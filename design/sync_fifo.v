==> flow/design.v <==
module sync_dualport_ram #(parameter width = 8, depth = 16, addr_size = 4)(
    input [width-1:0]data_in, 
    input clk, rst, wr_en,rd_en,
    input [addr_size-1:0]wr_addr, rd_addr,
    output reg [width-1:0] data_out
);
reg [width-1:0] ram [depth-1:0]; 
reg [width-1:0] temp_wr, data_out1;
reg [depth-1:0] decode;
integer i;
always @(*) begin
    if(rd_en) begin
        data_out1 = ram[rd_addr];
    end
    else begin
        data_out1=data_out;
    end
end
always @(posedge clk) begin
    if(rst)begin
        data_out<='b0;
    end
    else data_out<= data_out1;
end
always @(*) begin
    if (wr_en) begin
        temp_wr= data_in;
    end
    else begin
        temp_wr = ram[wr_addr];
    end
end
always @(posedge clk) begin
    for (i =0 ;i<depth ;i=i+1 ) begin
        if (rst) begin
            ram[i]<='b0;
        end
        else if (decode[i]) begin
            ram[i]<=temp_wr;
        end
        else ram[i]<=ram[i];
    end
end
always @(*) begin
    case (wr_addr)
       4'b0000 :decode= 16'b0000000000000001;
       4'b0001 :decode= 16'b0000000000000010;
       4'b0010 :decode= 16'b0000000000000100;
       4'b0011 :decode= 16'b0000000000001000;
       4'b0100 :decode= 16'b0000000000010000;
       4'b0101 :decode= 16'b0000000000100000;
       4'b0110 :decode= 16'b0000000001000000;
       4'b0111 :decode= 16'b0000000010000000;
       4'b1000 :decode= 16'b0000000100000000;
       4'b1001 :decode= 16'b0000001000000000;
       4'b1010 :decode= 16'b0000010000000000;
       4'b1011 :decode= 16'b0000100000000000;
       4'b1100 :decode= 16'b0001000000000000;
       4'b1101 :decode= 16'b0010000000000000;
       4'b1110 :decode= 16'b0100000000000000;
       4'b1111 :decode= 16'b1000000000000000;
       default: decode= 16'bz;
    endcase
end
endmodule
module sync_fifo #(parameter width=8, depth=16, addr_size=4)(
    input [width-1:0] data_in,
    input rst, clk, rd_en, wr_en, 
    output fifo_full, fifo_empty,
    output [width-1:0] data_out
);
reg [addr_size:0] rd_ptr, wr_ptr;
reg [addr_size:0] rd,wr;
wire f,e;
assign fifo_full = {wr_ptr[addr_size], wr_ptr[addr_size-1:0]} == {~rd_ptr[addr_size], rd_ptr[addr_size-1:0]} ? 'b1 : 'b0;
assign fifo_empty = (wr_ptr == rd_ptr)?'b1:'b0;
assign f = fifo_full;
assign e = fifo_empty;
always @(*) begin
    if (rd_en && !e) begin
        rd=rd_ptr+'d1;
    end
    else begin
        rd=rd_ptr;
    end
end
always @(posedge clk) begin
    if (rst) begin
        rd_ptr<='b0;
    end
    else begin
        rd_ptr<=rd;
    end
end
sync_dualport_ram r1(data_in, clk, rst, wr_en && !f, rd_en && !e, wr_ptr[addr_size-1:0], rd_ptr[addr_size-1:0], data_out);
always @(*) begin
    if (wr_en && !f) begin
        wr=wr_ptr+'d1;
    end
    else begin
        wr=wr_ptr;
    end
end
always @(posedge clk) begin
    if (rst) begin
        wr_ptr<='b0;
    end
    else begin
        wr_ptr<=wr;
    end
end
endmodule
Step by step through the tools: sync_fifo --
Tool output for the design above, in the order of the flow. Lines are those of the file above, counted from 1. Operators: Yosys type, input widths -> output width; for muxes data width and select width s. Cell names lack the library's common part. The mark -- stands for no value.
Set-up: design top sync_fifo, clock clk, library sky130hd, corner tt_025C_1v80

Word-level counts --
Yosys after proc, flatten, opt, wreduce and memory -nomap, before mapping. Print and check cells are not counted. Equal cells are merged and count once. Memory sizes are those after Yosys's memory passes, which may raise the word count (mostly to a power of two), join words into wider ones and drop unused or constant bits.
Cells by class: reduce/logical cells 6, bitwise logic cells 1, multiplexer cells 7, add/subtract/negate cells 2, equality and inequality tests 32
Operator list (count):
- $pmux 8 s16 | 2
- $eq 4x4->1 const B | 16
- $eq 4x3->1 const B | 8
- $eq 4x2->1 const B | 4
- $add 5x1->5 const B | 2
- $eq 5x5->1 | 2
- $eq 4x1->1 const B | 2
- $logic_not 4->1 | 2
- $mux 8 | 1
- $mux 4 | 2
- $logic_and 1x1->1 | 2
- $logic_not 1->1 | 2
- $mux 1 | 2
- $not 1->1 | 1
Word-level totals: word width x clocked read ports 16, bits of input ports 12, output and inout port bits 10, bits in read-only memories 256, register bits 146, cells after elaboration 68, memories kept 1
Memories:
- (no name shown) | words 16, width 16, rd ports 1, write ports 0, RTL line 45 | case (wr_addr)

Depth --
Yosys ltp: most cells in a row. Word level: on the elaborated netlist, between registers, memories and ports. Mapped: between sequential cells and ports; inverters and the memories' decode and read muxes count.
Logic depth: depth after elaboration 7, ABC_AREA 0, gate-level depth with buffers 11

Synthesis result --
Source: synth_stat.txt of the flow (Yosys; design flattened, memories mapped). It holds for the ABC_AREA given above (unset counts as 0); a run with the other value may have another netlist. Totals and module areas in this step are rounded.
Mapped netlist: area of sequential cells 3200 sq um, buffers 112, flip-flops 162, mapped cells 924, chip area (Yosys) 8300 sq um
Cell types:
- dfxtp_1 | count 162, area in all 3243.11 sq um
- a311oi_1 | count 100, area in all 875.84 sq um
- nor2_1 | count 137, area in all 514.243 sq um
- a221oi_1 | count 26, area in all 227.718 sq um
- clkbuf_1 | count 55, area in all 206.448 sq um
- a22oi_1 | count 24, area in all 180.173 sq um
- nand2_1 | count 47, area in all 176.419 sq um
- a21o_1 | count 20, area in all 150.144 sq um
- buf_2 | count 28, area in all 140.134 sq um
- a211oi_1 | count 17, area in all 127.622 sq um
- nor3b_1 | count 17, area in all 127.622 sq um
- a211oi_2 | count 10, area in all 125.12 sq um
- a21oi_1 | count 24, area in all 120.115 sq um
- a222oi_1 | count 11, area in all 110.106 sq um
- a22o_1 | count 12, area in all 105.101 sq um
- xnor2_1 | count 12, area in all 105.101 sq um
- mux2_2 | count 9, area in all 101.347 sq um
- ha_1 | count 8, area in all 100.096 sq um
Not listed: further types 51, cells in them 205. The figures by module come from a second, unflattened synthesis with its own total; it is not the netlist above.
Second synthesis, totals: cell total of the unflattened synthesis 1040, area (unflattened synthesis) 9000 sq um
Each row is one instance without its submodules.
Modules:
- sync_dualport_ram | cells 968, sequential area 2700 sq um, area 8400 sq um, times used 1
- sync_fifo | cells 72, sequential area 200 sq um, area 640 sq um, times used 1

Path before layout --
Source: OpenSTA report_checks on the synthesized netlist (no wires, ideal clock, input and output delay 20% of the period each), path of least setup slack; recovery checks are left aside. Register names are those of the netlist, which keeps one name where synthesis merged equal registers.
Path after synthesis: kind reg2reg, from register wr_ptr[0], to register r1.ram[10][7], delay of the path 2415 ps, arrival 2301 ps, period 2450 ps, setup time 114 ps, driving pins on the path 11, buffers on the path 3, launch time at the first pin 0 ps, path slack 35 ps, period reached after synthesis 2415 ps
"delay of the path" is the arrival time less input delay plus setup time. "driving pins on the path": output pins that drive a net of the path, with the launching flip-flop's if there is one; two outputs of one cell count as two. "period reached after synthesis" is the clock period less the worst setup slack; recovery checks do not enter. This is arithmetic on one report: input and output delays are still those of the set period (20% each). Between the ends stands the longest chain of elaborated cells between them, by number of cells; it is not shown to be the way that was timed. Of several equally long chains one is given. Each line given opens the expression or statement behind the cell; cells for indexed reads and writes are added by Yosys, which also makes memories of some case tables. A register here has more assigning lines than the two given.
Between the ends, after synthesis: path through dfxtp_1 -> buf_2 -> inv_1 -> ha_1 -> buf_2 -> a221oi_1 -> a211oi_1 -> nor4b_1 -> o41ai_4 -> buf_2 -> a21o_1, cells in the longest elaborated chain 5, elaborated cells on any way between the ends 22, those cells by class eq/ne: 16; mux: 3; reduce/logical: 3
RTL lines, path after synthesis:
- start, declared | RTL line 72 | reg [addr_size:0] rd_ptr, wr_ptr;
- start, assigned | RTL line 106 | wr_ptr<='b0;
- start, assigned | RTL line 109 | wr_ptr<=wr;
- $eq 5x5->1 | RTL line 75 | assign fifo_full = {wr_ptr[addr_size], wr_ptr[addr_size-1:0]} == {~rd_ptr[addr_size], rd_ptr[addr_size-1:0]} ? ...
- $mux 1 | RTL line 75
- $logic_not 1->1 | RTL line 95 | sync_dualport_ram r1(data_in, clk, rst, wr_en && !f, rd_en && !e, wr_ptr[addr_size-1:0], rd_ptr[addr_size-1:0] ...
- $logic_and 1x1->1 | RTL line 95
- $mux 8 | RTL line 26 | if (wr_en) begin
- end, assigned | RTL line 39 | ram[i]<=temp_wr;
- end, assigned | RTL line 41 | else ram[i]<=ram[i];
- end, declared | RTL line 7 | reg [width-1:0] ram [depth-1:0];

Path in the finished layout --
Path of least setup slack in the final report of job 2 (OpenROAD, finished layout, wires in). Where an end is a register, its clock arrival counts in the times. The path's times are printed in steps of 10 ps; the period is the one set.
Path after layout: kind reg2reg, from register wr_ptr[1], to register r1.ram[15][7], arrival 2760 ps, setup time 100 ps, path slack -640 ps, period 1800 ps, driving pins on the path 11, launch time at the first pin 430 ps, buffers on the path 3
Between the ends stands the longest chain of elaborated cells between them, by number of cells; it is not shown to be the way that was timed. Of several equally long chains one is given. A register here has more assigning lines than the two given.
Between the ends, after layout: path through dfxtp_4 -> buf_8 -> inv_8 -> ha_4 -> buf_6 -> a222oi_1 -> a221oi_1 -> nor4b_2 -> o41ai_4 -> buf_6 -> a21o_1, cells in the longest elaborated chain 5, elaborated cells on any way between the ends 22, those cells by class eq/ne: 16; mux: 3; reduce/logical: 3
RTL lines, path after layout:
- start, declared | RTL line 72 | reg [addr_size:0] rd_ptr, wr_ptr;
- start, assigned | RTL line 106 | wr_ptr<='b0;
- start, assigned | RTL line 109 | wr_ptr<=wr;
- $eq 5x5->1 | RTL line 75 | assign fifo_full = {wr_ptr[addr_size], wr_ptr[addr_size-1:0]} == {~rd_ptr[addr_size], rd_ptr[addr_size-1:0]} ? ...
- $mux 1 | RTL line 75
- $logic_not 1->1 | RTL line 95 | sync_dualport_ram r1(data_in, clk, rst, wr_en && !f, rd_en && !e, wr_ptr[addr_size-1:0], rd_ptr[addr_size-1:0] ...
- $logic_and 1x1->1 | RTL line 95
- $mux 8 | RTL line 26 | if (wr_en) begin
- end, assigned | RTL line 39 | ram[i]<=temp_wr;
- end, assigned | RTL line 41 | else ram[i]<=ram[i];
- end, declared | RTL line 7 | reg [width-1:0] ram [depth-1:0];

Subject: flow runs of sync_fifo

Hi,

Stored flow runs of sync_fifo (2 of them; Yosys, OpenROAD, sky130hd). They differ in their settings and are not a sequence. Constraints: input delay and output delay 20% of the set period each, output load 0.01 pF.
"achieved clock period" = clock period - worst setup slack. The figure is calculated, with input and output delays left at 20% of the set period.
By "worst setup path time" is meant the share of the clock period that the worst setup path is allowed (20% is reserved at inputs, 20% at outputs), minus its slack. Clock arrival times at its registers enter into it.
"power": no workload was simulated; the value follows from the tool's default switching activity.
"worst setup path time" is known to 10 ps.
The results are shown rounded.
[job 1] settings: period_ns=1.63, CORE_UTILIZATION=68, SETUP_SLACK_MARGIN=0.01, PLACE_DENSITY=0.45, CORE_ASPECT_RATIO=0.76, CORE_MARGIN=4, TNS_END_PERCENT=95, ABC_AREA=0, GPL_ROUTABILITY_DRIVEN=0, CAP_MARGIN=20, SLEW_MARGIN=20
[job 1] result: did not finish, routing stopped with DPL-0038
[job 2] settings: period_ns=1.8, CORE_UTILIZATION=42, SETUP_SLACK_MARGIN=0.29, PLACE_DENSITY_LB_ADDON=0.16, HOLD_SLACK_MARGIN=0.29, TNS_END_PERCENT=50, GPL_TIMING_DRIVEN=0, CTS_CLUSTER_SIZE=76, CAP_MARGIN=20, CORE_MARGIN=2, SLEW_MARGIN=20
[job 2] result: chip area after synthesis (Yosys) 8300 sq um, die area 21000 sq um, standard-cell area of the final layout 12000 sq um, utilization 0.61, worst setup slack after layout -640 ps, total negative slack -78000 ps, worst hold slack 450 ps, power 11 mW, achieved clock period 2441 ps, worst setup path time 2440 ps, worst setup path kind reg2reg

Regards
